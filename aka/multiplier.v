==> flow/design.v <==
module multiplier_module(clk, a, b, rst, zout);
	input clk, rst;
	input [7:0] a, b;
	output wire [7:0] zout;	 
	reg [15:0] p;
	assign zout[7:0] = p[7:0];
	always@(posedge clk)
	begin
		if (rst ==1)
		begin
			p <= 0;
		end
		else
		begin
			p <= a*b;
		end
	end
endmodule
Step by step through the tools: multiplier_module
Tool output for the design above, in the order of the flow.
Lines are those of the file above, counted from 1.
Operators: Yosys type, input widths -> output width; for muxes data width and select width s.
Not given: n/a
- design top: multiplier_module
- clock port: clk
- library: sky130hd
- timing corner: tt_025C_1v80

Word-level counts
Yosys after proc, flatten, opt, wreduce and memory -nomap, before mapping. Enables and synchronous resets that opt folds into registers are not counted as muxes. Memory bits, and registers merged into a memory's read port (data or address), are not among the register bits. Print and check cells are not counted. Equal cells are merged and count once.
- noted bits in registers: 8
- bits of input ports at 18
- cells after elaboration: 2
- ROM bits: 0
- RAM bits: 0
- bits in latches: 0
- memory cells at 0
- clocked read ports x word width at 0
- noted output and inout port bits: 8
- noted $add $sub $neg: 0
- noted reductions and logical operators: 0
- equality and inequality tests at 0
- noted bitwise logic cells: 0
- shift-type cells: 0
- noted multiplexer cells: 0
- noted divide/modulo/power cells: 0
- noted $lt $le $gt $ge: 0
- multipliers at 1
- operator list (cell ; count):
    $mul 8x8->8 ; 1

Logic depth
Depth = most cells in a row (Yosys ltp): at word level without a register or memory, in the mapped netlist without a sequential cell, where the memories' decode and read muxes count.
- depth in word-level cells: 1
- ABC_AREA: 1
- mapped depth: 20
- depth with buffers taken out: 19

Synthesis result
Yosys stat after the flow's synthesis: flattened, memories mapped to cells. It holds for the ABC_AREA given above (unset counts as 0); a run with the other value may have another netlist.
- flip-flops: 8
- cell count at 187
- noted sequential area: 160.2 um2
- cell area after synthesis at 1232.4 um2
- buffer cells: 2
- cell types (cell type ; count ; total area (um2)):
    sky130_fd_sc_hd__fa_1 ; 12 ; 240.23
    sky130_fd_sc_hd__nand2_1 ; 58 ; 217.709
    sky130_fd_sc_hd__inv_1 ; 57 ; 213.955
    sky130_fd_sc_hd__ha_1 ; 16 ; 200.192
    sky130_fd_sc_hd__dfxtp_1 ; 8 ; 160.154
    sky130_fd_sc_hd__nor2_1 ; 11 ; 41.29
    sky130_fd_sc_hd__nand3_1 ; 7 ; 35.034
    sky130_fd_sc_hd__nand2_2 ; 5 ; 31.28
    sky130_fd_sc_hd__xnor2_1 ; 2 ; 17.517
    sky130_fd_sc_hd__xor2_1 ; 2 ; 17.517
    sky130_fd_sc_hd__a31oi_1 ; 2 ; 12.512
    sky130_fd_sc_hd__a21oi_1 ; 2 ; 10.01
    sky130_fd_sc_hd__nand3_2 ; 1 ; 10.01
    sky130_fd_sc_hd__buf_4 ; 1 ; 7.507
    sky130_fd_sc_hd__o21bai_1 ; 1 ; 7.507
    sky130_fd_sc_hd__buf_2 ; 1 ; 5.005
    sky130_fd_sc_hd__o21ai_0 ; 1 ; 5.005

Path before layout
Path of least setup slack by OpenSTA after synthesis, without wires, with an ideal clock, recovery checks aside; 20% of the period is set as input and as output delay. Where synthesis merged equal registers, the netlist keeps one of their names.
- path kind: input port to flip-flop
- start: input port b[4]
- end: register p[7]
- noted data arrival time: 3953 ps
- noted time at the first pin: 1036 ps
- noted buffers on the path: 0
- stages on the path at 15
- delay of the path: 3032 ps
- noted clock period: 5180 ps
- setup time at 115 ps
- noted setup slack: 1112 ps
- data required time: 5065 ps
- noted input delay: 1036 ps
- synthesis period reached at 4068 ps
"delay of the path" = arrival - input delay + setup time.
"stages on the path": output pins that drive a net of the path, with the launching flip-flop's if there is one; two outputs of one cell count as two.
"synthesis period reached" = period - worst setup slack (recovery checks aside). The figure is calculated, with input and output delays left at 20% of the set period.
Between the ends stands the longest chain of elaborated cells between them, by number of cells; it is not shown to be the way that was timed. Of several equally long chains one is given.
Each line given opens the expression or statement behind the cell; cells for indexed reads and writes are added by Yosys, which also makes memories of some case tables.
- cell sequence: sky130_fd_sc_hd__nand2_1 -> sky130_fd_sc_hd__inv_1 -> sky130_fd_sc_hd__fa_1 -> sky130_fd_sc_hd__inv_1 -> sky130_fd_sc_hd__fa_1 -> sky130_fd_sc_hd__fa_1 -> sky130_fd_sc_hd__fa_1 -> sky130_fd_sc_hd__inv_1 -> sky130_fd_sc_hd__ha_1 -> sky130_fd_sc_hd__inv_1 -> sky130_fd_sc_hd__o21bai_1 -> sky130_fd_sc_hd__a31oi_1 -> sky130_fd_sc_hd__nand3_1 -> sky130_fd_sc_hd__a21oi_1 -> sky130_fd_sc_hd__nor2_1
- noted length of the longest elaborated chain: 1
- elaborated cells on any way between the ends at 1
- RTL lines with such cells at 1
- those cells by class: mul: 1
- RTL lines, path post-synthesis (item ; line ; source):
    from (decl) ; 3 ; input [7:0] a, b;
    $mul 8x8->8 ; 15 ; p <= a*b;
    to (assign) ; 11 ; p <= 0;
    to (assign) ; 15 ;
    to (decl) ; 5 ; reg [15:0] p;

Worst path after layout
From the final timing report of entry B: the path of least setup slack in the routed layout; clock arrival at registers is part of the times.
The path's times are printed in steps of 10 ps; the period is the one set.
- path kind: input port to flip-flop
- start: input port a[2]
- end: register p[7]
- noted data arrival time: 4610 ps
- stages on the path at 16
- data required time: 4960 ps
- noted time at the first pin: 960 ps
- noted clock period: 4820 ps
- setup time at 110 ps
- noted input delay: 960 ps
- noted setup slack: 350 ps
- noted buffers on the path: 1
Between the ends stands the longest chain of elaborated cells between them, by number of cells; it is not shown to be the way that was timed. Of several equally long chains one is given.
- cell sequence: sky130_fd_sc_hd__dlygate4sd2_1 -> sky130_fd_sc_hd__nand2_1 -> sky130_fd_sc_hd__fa_1 -> sky130_fd_sc_hd__inv_1 -> sky130_fd_sc_hd__ha_1 -> sky130_fd_sc_hd__inv_1 -> sky130_fd_sc_hd__fa_1 -> sky130_fd_sc_hd__fa_1 -> sky130_fd_sc_hd__inv_1 -> sky130_fd_sc_hd__ha_1 -> sky130_fd_sc_hd__inv_1 -> sky130_fd_sc_hd__o21bai_1 -> sky130_fd_sc_hd__a31oi_2 -> sky130_fd_sc_hd__nand3_2 -> sky130_fd_sc_hd__a21oi_1 -> sky130_fd_sc_hd__nor2_1
- noted length of the longest elaborated chain: 1
- elaborated cells on any way between the ends at 1
- RTL lines with such cells at 1
- those cells by class: mul: 1
- RTL lines, path post-layout (item ; line ; source):
    from (decl) ; 3 ; input [7:0] a, b;
    $mul 8x8->8 ; 15 ; p <= a*b;
    to (assign) ; 11 ; p <= 0;
    to (assign) ; 15 ;
    to (decl) ; 5 ; reg [15:0] p;

==> runs of multiplier_module <==
Settings and measured results of 2 stored flow runs for module multiplier_module (sky130hd), not sorted in any way. The constraints put input and output delay at 20% of the set period each and load the outputs with 0.01 pF.
"achieved clock period" means the clock period less the worst setup slack. The figure is calculated, with input and output delays left at 20% of the set period.
"worst path time" is the time allowed to the run's worst setup path (the clock period less input and output delay, where it has them) less its slack. Clock arrival times count: a late capture clock shortens it, a late launch clock lengthens it.
"total design power": no workload was simulated; the value follows from the tool's default switching activity.
"worst path time" is known to 10 ps.

Entry A

==> flow/run.sh <==
#!/bin/bash
# the make line also repeats the synthesis and layout settings of config.mk as NAME=value (left out here)
make -C /OpenROAD-flow-scripts/flow DESIGN_CONFIG=/design/flow/config.mk WORK_HOME=/design/flow/orfs CLKGATE_MAP_FILE= finish
==> flow/config.mk <==
export PLATFORM = sky130hd
export DESIGN_NAME = multiplier_module
export DESIGN_NICKNAME = multiplier_module
export VERILOG_FILES = /design/flow/design.v
export SDC_FILE = /design/flow/constraint.sdc
export NUM_CORES = 4
export LEC_CHECK = 0
export ABC_AREA = 0
export CAP_MARGIN = 20
export CELL_PAD_IN_SITES_GLOBAL_PLACEMENT = 2
export CORE_ASPECT_RATIO = 1.81
export CORE_MARGIN = 2
export CORE_UTILIZATION = 70
export CTS_CLUSTER_DIAMETER = 192
export GPL_TIMING_DRIVEN = 1
export MIN_ROUTING_LAYER = met1
export PLACE_DENSITY_LB_ADDON = 0.23
export SETUP_SLACK_MARGIN = 0.44
export SLEW_MARGIN = 20
==> flow/constraint.sdc <==
create_clock -name core_clock -period 2.7 [get_ports {clk}]
set_input_delay 0.5400 -clock core_clock [delete_from_list [all_inputs] [get_ports {clk}]]
set_output_delay 0.5400 -clock core_clock [all_outputs]
set_load 0.01 [all_outputs]

Entry A: incomplete, floorplanning halted on PDN-0185.

Entry B

==> flow/run.sh <==
#!/bin/bash
# the make line also repeats the synthesis and layout settings of config.mk as NAME=value (left out here)
make -C /OpenROAD-flow-scripts/flow DESIGN_CONFIG=/design/flow/config.mk WORK_HOME=/design/flow/orfs CLKGATE_MAP_FILE= finish
==> flow/config.mk <==
export PLATFORM = sky130hd
export DESIGN_NAME = multiplier_module
export DESIGN_NICKNAME = multiplier_module
export VERILOG_FILES = /design/flow/design.v
export SDC_FILE = /design/flow/constraint.sdc
export NUM_CORES = 4
export LEC_CHECK = 0
export ABC_AREA = 1
export CAP_MARGIN = 20
export CORE_ASPECT_RATIO = 1.92
export CORE_MARGIN = 3
export CORE_UTILIZATION = 60
export CTS_CLUSTER_SIZE = 39
export GPL_ROUTABILITY_DRIVEN = 1
export GPL_TIMING_DRIVEN = 0
export MIN_ROUTING_LAYER = met1
export PLACE_DENSITY = 0.82
export SETUP_SLACK_MARGIN = 0.13
export SLEW_MARGIN = 20
==> flow/constraint.sdc <==
create_clock -name core_clock -period 4.82 [get_ports {clk}]
set_input_delay 0.9640 -clock core_clock [delete_from_list [all_inputs] [get_ports {clk}]]
set_output_delay 0.9640 -clock core_clock [all_outputs]
set_load 0.01 [all_outputs]

Measured in entry B:
- achieved clock period: 4468 ps
- total design power: 0.3867 mW
- overall die area: 2663.2 um2
- noted the sum of negative setup slack: 0 ps
- noted the utilization after layout: 0.799
- cell area after synthesis at 1232.4 um2
- worst path time at 3500 ps
- type of the worst setup path: input port to flip-flop
- noted the final worst hold slack: 1006 ps
- setup slack of the worst path: 352 ps
- standard-cell area after layout at 1540.2 um2
